==> flow/design.v <==
module key_filter(
	clk,
	rst_n,
	key,
	key_stable,
	key_flag
);
input clk,rst_n,key;
output reg key_flag,key_stable;
reg [2:0]key_r;
wire po_key,ne_key;
always@ (posedge clk) 
	key_r <= {key_r[1:0],key};
assign po_key = ( key_r[1] && (!key_r[2]) );
assign ne_key = ( (!key_r[1]) && key_r[2]);
reg [14:0] cnt;
reg en_cnt;
always @(posedge clk) begin 
	if ( !rst_n ) begin 
		cnt <= 15'd0; end 
	else if ( (cnt == 15'h4e1f) ||(!en_cnt) ) begin
		cnt <= 15'd0; end 
	else if ( en_cnt )begin 
		cnt <= cnt + 1'b1; end  
end 
reg [1:0]state;
parameter IDLE  = 2'b00;
parameter W_LOW = 2'b01;
parameter W_HIG = 2'b11;
parameter S_HIG = 2'b10;
always @(posedge clk or negedge rst_n) begin
	if (!rst_n) begin
		key_flag <= 1'b1;
		state <= IDLE;
		en_cnt <= 1'b0; end 
	else begin 
		case (state) 
			IDLE: begin
				key_stable <= 1'b0;
				if (ne_key) begin 
					state <= W_LOW;
					en_cnt <= 1'b1;
				end
				else begin  
					state <= IDLE;
				end 
			end 
			W_LOW: begin
				if ( cnt >= 20_000-1 ) begin 
					en_cnt <= 1'b0;
					state <= W_HIG;
					key_stable <= 1'b1;
					key_flag <= 1'b0;
				end
				else begin  
					if (po_key) begin
						state <= IDLE;
						en_cnt <= 1'b0;
					end 
					else 
						state <= W_LOW; 
				end 
			end
			W_HIG: begin
				key_stable <= 1'b0;
				if (po_key) begin 
					state <= S_HIG;
					en_cnt <= 1'b1;
				end
				else begin  
					state <= W_HIG;
				end  
			end 
			S_HIG: begin
				if ( cnt >= 20_000-1 ) begin 
					en_cnt <= 1'b0;
					state <= IDLE;
					key_stable <= 1'b1;
					key_flag <= 1'b1;
				end
				else begin  
					if (ne_key) begin
						state <= W_HIG;
						en_cnt <= 1'b0;
					end 
					else begin  
						state <= S_HIG;
					end 
				end 
			end
			default: begin
				state <= IDLE; 
				key_flag <= 1'b1;
				en_cnt <= 1'b0;
			end 
		endcase
	end 
end 
endmodule 
`timescale 1us/1us
module led_func(
	clk,
	rst_n,
	flag_os,
	stable_os,
	flag_key,
	stable_key,
	led
);
input clk,rst_n,flag_os,flag_key;
input stable_os,stable_key;
output wire led;
reg [1:0]ledstate;
reg en_cnt,cnt_full;
reg flag,led_r;
parameter IDLE = 2'b00;
parameter KEY  = 2'b01;
parameter OS   = 2'b11;
always @(posedge clk or negedge rst_n) begin
	if( !rst_n ) begin 
		led_r <= 1'b0;
		flag <= 1'b0;
		en_cnt <= 1'b0;
		ledstate <= IDLE; end 
	else begin 
		case (ledstate) 
			IDLE: begin
				led_r <= led_r;
				if ( (!flag_key) && (stable_key) ) begin
					ledstate <= KEY;
				end 
				else begin  
					if ( (!flag_os) && (stable_os) && (!flag) )
						ledstate <= OS;
					else 
						ledstate <= IDLE;
				end 
			end 
			KEY: begin
				if(flag) begin 
					led_r <= 1'b1;
					flag <= ~flag;
					end 
				else begin
					led_r <= 1'b0;
					flag <= ~flag;
				end 
				ledstate <= IDLE;
			end 
			OS	: begin 
					en_cnt <= 1'b1;
					led_r <= 1'b1;
					if (cnt_full) begin
						en_cnt <= 1'b0;
						ledstate <= IDLE;
						led_r <= 1'b0;
					end
					else 
					ledstate <= OS;		
			end 
			default:begin
				en_cnt <= 1'b0;
				ledstate <= IDLE;
				led_r <= 1'b0;
				flag <= 1'b0;
			end
		endcase 
	end 
end 
reg [6:0] cnt_1,cnt_2,cnt_3;
always @(posedge clk or negedge rst_n) begin
	if (!rst_n) begin
		cnt_1 <= 7'h00; cnt_2 <= 7'h00; cnt_3 <= 7'h00; cnt_full <= 1'b0;end 
	else if (!en_cnt) begin
			cnt_1 <= 7'h00; cnt_2 <= 7'h00; cnt_3 <= 7'h00; cnt_full <= 1'b0; end 
		else if (cnt_1 < 7'h64) begin 
			cnt_1 <= cnt_1 + 1'b1; cnt_full <= 1'b0; end 
			else if (cnt_2 < 7'h64) begin
				cnt_1 <= 7'h00; cnt_2 <= cnt_2 + 1'b1; cnt_full <= 1'b0; end 
				else if (cnt_3 < 7'h69) begin
					cnt_1 <= 7'h00; cnt_2 <= 7'h00; cnt_3 <= cnt_3 + 1'b1; cnt_full <= 1'b0; end
					else begin
						cnt_full <= 1'b1; cnt_1 <= 7'h00; cnt_2 <= 7'h00; cnt_3 <= 7'h00; end 		
end 
assign led = (~led_r);
endmodule 
module led_top(
	clk,
	rst_n,
	key_os,
	key_key,
	led
);
input clk,rst_n,key_os,key_key;
output wire led;
wire clk,rst_n;
wire stable_os,stable_key;
key_filter filter_os(
	.clk		(clk),
	.rst_n		(rst_n),
	.key		(key_os),
	.key_stable	(stable_os),
	.key_flag	(flag_os)
);
key_filter filter_key(
	.clk		(clk),
	.rst_n		(rst_n),
	.key		(key_key),
	.key_stable	(stable_key),
	.key_flag	(flag_key)
);
led_func led_func(
	.clk			(clk),
	.rst_n		(rst_n),
	.flag_os		(flag_os),
	.stable_os	(stable_os),
	.flag_key	(flag_key),
	.stable_key	(stable_key),
	.led		(led)
);
endmodule 
-- From RTL to reports: led_top
The steps from the RTL of led_top to its reports follow in flow order.
Line numbers count from 1 in the design file above.
Operators: Yosys type, input widths -> output width; for muxes data width and select width s.
The mark - stands for no value.
- top module: led_top
- clock port: clk
- library: sky130hd
- corner: tt_025C_1v80

-- Word level
Counts by Yosys on the flattened word-level netlist (proc, flatten, opt, wreduce; memories kept). Register bits leave out memories and registers merged into their read ports (data or address). Print and check cells are left out.
- add/subtract/negate cells at 5
- noted magnitude comparators: 5
- eq/ne operators at 26
- mux-type cells at 58
- bitwise logic cells at 3
- noted reductions and logical operators: 42
- operator list (cell ; number):
    $mux 7 ; 9
    $add 15x1->15 const B ; 2
    $ge 15x15->1 const B ; 2
    $eq 15x15->1 const B ; 2
    $mux 1 ; 30
    $add 7x1->7 const B ; 3
    $lt 7x7->1 const B ; 3
    $ne 2x1->1 const B ; 10
    $reduce_or 2->1 ; 8
    $pmux 2 s4 ; 2
    $mux 2 ; 7
    $ne 3x1->1 const B ; 4
    $reduce_and 3->1 ; 4
    $pmux 1 s2 ; 6
    $eq 2x2->1 const B ; 5
    $reduce_and 5->1 ; 2
    $logic_not 1->1 ; 9
    $reduce_bool 4->1 ; 2
    $pmux 1 s4 ; 2
    $logic_and 1x1->1 ; 7
    $eq 2x1->1 const B ; 3
    $logic_not 2->1 ; 3
    $reduce_bool 3->1 ; 2
    $ne 2x2->1 const B ; 2
    $reduce_bool 2->1 ; 2
    $pmux 2 s2 ; 1
    $not 1->1 ; 3
    $pmux 1 s3 ; 1
Other operator kinds: 2; their cells: 3.
- register bits after elaboration: 73
- noted input bits: 4
- output and inout bits: 1
- noted cells after elaboration: 159

-- Longest topological paths
Depth = most cells in a row (Yosys ltp): at word level without a register or memory, in the mapped netlist without a sequential cell, where the memories' decode and read muxes count.
- depth in word-level cells: 6
- noted ABC_AREA: 0
- depth in mapped cells: 7
- mapped depth without buffers: 6

-- Synthesis result
Source: synth_stat.txt of the flow (Yosys; design flattened, memories mapped). It holds for the ABC_AREA given above (unset counts as 0); a run with the other value may have another netlist.
- cell types (type ; number ; area in all (sq um)):
    sky130_fd_sc_hd__dfrtp_1 ; 35 ; 875.84
    sky130_fd_sc_hd__dfxtp_1 ; 36 ; 720.691
    sky130_fd_sc_hd__xor2_1 ; 30 ; 262.752
    sky130_fd_sc_hd__nor2_1 ; 49 ; 183.926
    sky130_fd_sc_hd__nand2_1 ; 39 ; 146.39
    sky130_fd_sc_hd__dfstp_2 ; 5 ; 131.376
    sky130_fd_sc_hd__and3_1 ; 17 ; 106.352
    sky130_fd_sc_hd__nand4_1 ; 15 ; 93.84
    sky130_fd_sc_hd__nand3_1 ; 17 ; 85.082
    sky130_fd_sc_hd__o21ai_0 ; 17 ; 85.082
    sky130_fd_sc_hd__a21oi_1 ; 15 ; 75.072
    sky130_fd_sc_hd__ha_1 ; 5 ; 62.56
    sky130_fd_sc_hd__edfxtp_1 ; 2 ; 60.058
    sky130_fd_sc_hd__inv_1 ; 14 ; 52.55
    sky130_fd_sc_hd__o31ai_1 ; 6 ; 45.043
    sky130_fd_sc_hd__nor3_1 ; 8 ; 40.038
    sky130_fd_sc_hd__nand2b_1 ; 6 ; 37.536
    sky130_fd_sc_hd__xnor2_1 ; 4 ; 35.034
Other cell types: 39; their cells: 64.
- noted cell count: 384
- cell area after synthesis at 0.0035959 sq mm
- noted area of sequential cells: 0.001788 sq mm
- noted flip-flop cells: 78
- buffers at 13
By module: a second synthesis without flattening, with its own total; a netlist apart from the flattened one above.
- cells (unflattened synthesis) at 384
- area total of the unflattened synthesis at 0.0036698 sq mm
Each row is one instance without its submodules.
- modules (module ; times used ; cells ; area (sq mm) ; seq. area (sq mm)):
    key_filter ; 2 ; 128 ; 0.0011724 ; 0.000543
    led_func ; 1 ; 128 ; 0.001325 ; 0.0007019
    led_top ; 1 ; 0 ; 0 ; 0

-- Worst setup path after synthesis
OpenSTA on the mapped netlist: ideal clock, no wires. The path of least setup slack (recovery checks aside). Input and output delay are each 20% of the period. Register names are those of the netlist, which keeps one name where synthesis merged equal registers.
- path kind: flip-flop to flip-flop
- start: register filter_os.cnt[0]
- end: register filter_os.key_stable
- clock period at 3290 ps
- setup time: 304 ps
- time at the first pin at 0 ps
- noted arrival time: 1250 ps
- required time: 2986 ps
- setup slack: 1737 ps
- noted path delay: 1554 ps
- noted stages: 6
- noted path buffers: 0
- synthesis period reached: 1553 ps
"path delay" is the arrival time less input delay plus setup time.
"stages": output pins that drive a net of the path, with the launching flip-flop's if there is one; two outputs of one cell count as two.
"synthesis period reached" is the clock period less the worst setup slack; recovery checks do not enter. This is arithmetic on one report: input and output delays are still those of the set period (20% each).
Between the ends stands the longest chain of elaborated cells between them, by number of cells; it is not shown to be the way that was timed. Of several equally long chains one is given.
Each line given opens the expression or statement behind the cell; cells for indexed reads and writes are added by Yosys, which also makes memories of some case tables.
At most two assigning lines are given for a register; there are more.
Only ways into the end's enable, where the timed path ends, are counted here.
- cell sequence: sky130_fd_sc_hd__dfxtp_1 > sky130_fd_sc_hd__ha_1 > sky130_fd_sc_hd__nand4_1 > sky130_fd_sc_hd__nor3_1 > sky130_fd_sc_hd__o311ai_2 > sky130_fd_sc_hd__a21oi_1
- length of the longest elaborated chain at 3
- elaborated cells on any way between the ends: 3
- classes of those cells: 1 x compare; 1 x eq/ne; 1 x reduce/logical
- ends and longest elaborated chain, after synthesis (what ; line ; source):
    from (decl) ; 16 ; reg [14:0] cnt;
    from (assign) ; 20 ; cnt <= 15'd0; end
    from (assign) ; 24 ; cnt <= cnt + 1'b1; end
    $ge 15x15->1 ; 49 ; if ( cnt >= 20_000-1 ) begin
    $ne 2x1->1 ; - ;
    $reduce_and 3->1 ; - ;
    to (assign) ; 39 ; key_stable <= 1'b0;
    to (assign) ; 52 ; key_stable <= 1'b1;
    to (decl) ; 9 ; output reg key_flag,key_stable;

-- Worst path after layout
Path of least setup slack in the final report of run 1 (OpenROAD, finished layout, wires in). Where an end is a register, its clock arrival counts in the times.
The path's times are printed in steps of 10 ps; the period is the one set.
- path kind: flip-flop to flip-flop
- start: register filter_os.cnt[6]
- end: register filter_os.state
- clock period at 1080 ps
- setup time: 80 ps
- time at the first pin at 360 ps
- noted arrival time: 1900 ps
- required time: 1350 ps
- setup slack: -550 ps
- noted stages: 6
- noted path buffers: 1
An end named without its bit number is one bit of that signal or, where synthesis recoded a state register, one of its new flip-flops.
Between the ends stands the longest chain of elaborated cells between them, by number of cells; it is not shown to be the way that was timed. Of several equally long chains one is given.
At most two assigning lines are given for a register; there are more.
- cell sequence: sky130_fd_sc_hd__dfxtp_2 > sky130_fd_sc_hd__nor4_4 > sky130_fd_sc_hd__nand2_2 > sky130_fd_sc_hd__o311a_4 > sky130_fd_sc_hd__buf_4 > sky130_fd_sc_hd__o21ai_2
- length of the longest elaborated chain at 3
- elaborated cells on any way between the ends: 4
- classes of those cells: 1 x compare; 3 x mux
- ends and longest elaborated chain, after layout (what ; line ; source):
    from (decl) ; 16 ; reg [14:0] cnt;
    from (assign) ; 20 ; cnt <= 15'd0; end
    from (assign) ; 24 ; cnt <= cnt + 1'b1; end
    $ge 15x15->1 ; 75 ; if ( cnt >= 20_000-1 ) begin
    $mux 2 ; 75 ;
    $pmux 2 s4 ; 37 ; case (state)
    to (assign) ; 34 ; state <= IDLE;
    to (assign) ; 41 ; state <= W_LOW;
    to (decl) ; 26 ; reg [1:0]state;

Wiki page: led_top / flow data

Measured data: module led_top, platform sky130hd, 2 stored runs of the flow under differing settings, order arbitrary. Input and output delays are each 20% of the period that was set; the output load is 0.01 pF.
"period reached" means the clock period less the worst setup slack. The figure is calculated, with input and output delays left at 20% of the set period.
"total design power": no workload was simulated; the value follows from the tool's default switching activity.

Run 1

==> flow/run.sh <==
#!/bin/bash
# the make line also repeats the synthesis and layout settings of config.mk as NAME=value (left out here)
make -C /OpenROAD-flow-scripts/flow DESIGN_CONFIG=/design/flow/config.mk WORK_HOME=/design/flow/orfs CLKGATE_MAP_FILE= finish
==> flow/config.mk <==
export PLATFORM = sky130hd
export DESIGN_NAME = led_top
export DESIGN_NICKNAME = led_top
export VERILOG_FILES = /design/flow/design.v
export SDC_FILE = /design/flow/constraint.sdc
export NUM_CORES = 4
export LEC_CHECK = 0
export CAP_MARGIN = 20
export CELL_PAD_IN_SITES_DETAIL_PLACEMENT = 0
export CELL_PAD_IN_SITES_GLOBAL_PLACEMENT = 0
export CORE_ASPECT_RATIO = 1.23
export CORE_MARGIN = 8
export CORE_UTILIZATION = 58
export GPL_ROUTABILITY_DRIVEN = 1
export MAX_ROUTING_LAYER = met4
export PLACE_DENSITY_LB_ADDON = 0.17
export SETUP_SLACK_MARGIN = -0.03
export SLEW_MARGIN = 20
export TNS_END_PERCENT = 85
==> flow/constraint.sdc <==
create_clock -name core_clock -period 1.08 [get_ports {clk}]
set_input_delay 0.2160 -clock core_clock [delete_from_list [all_inputs] [get_ports {clk}]]
set_output_delay 0.2160 -clock core_clock [all_outputs]
set_load 0.01 [all_outputs]

Measured in run 1:
- period reached: 1635 ps
- chip area after synthesis (Yosys): 0.0035959 sq mm
- total design power at 0.005705 W
- lowest setup slack: -555 ps
- utilization after routing: 0.918
- noted the total negative slack on setup checks: -26455 ps
- overall die area at 0.0089888 sq mm

Run 2

==> flow/run.sh <==
#!/bin/bash
# the make line also repeats the synthesis and layout settings of config.mk as NAME=value (left out here)
make -C /OpenROAD-flow-scripts/flow DESIGN_CONFIG=/design/flow/config.mk WORK_HOME=/design/flow/orfs CLKGATE_MAP_FILE= finish
==> flow/config.mk <==
export PLATFORM = sky130hd
export DESIGN_NAME = led_top
export DESIGN_NICKNAME = led_top
export VERILOG_FILES = /design/flow/design.v
export SDC_FILE = /design/flow/constraint.sdc
export NUM_CORES = 4
export LEC_CHECK = 0
export CAP_MARGIN = 20
export CORE_ASPECT_RATIO = 0.68
export CORE_MARGIN = 6
export CORE_UTILIZATION = 68
export CTS_CLUSTER_DIAMETER = 86
export PLACE_DENSITY = 0.92
export SETUP_SLACK_MARGIN = 0.07
export SLEW_MARGIN = 5
==> flow/constraint.sdc <==
create_clock -name core_clock -period 1.13 [get_ports {clk}]
set_input_delay 0.2260 -clock core_clock [delete_from_list [all_inputs] [get_ports {clk}]]
set_output_delay 0.2260 -clock core_clock [all_outputs]
set_load 0.01 [all_outputs]

Run 2: no final report: clock tree synthesis broke off with DPL-0038.
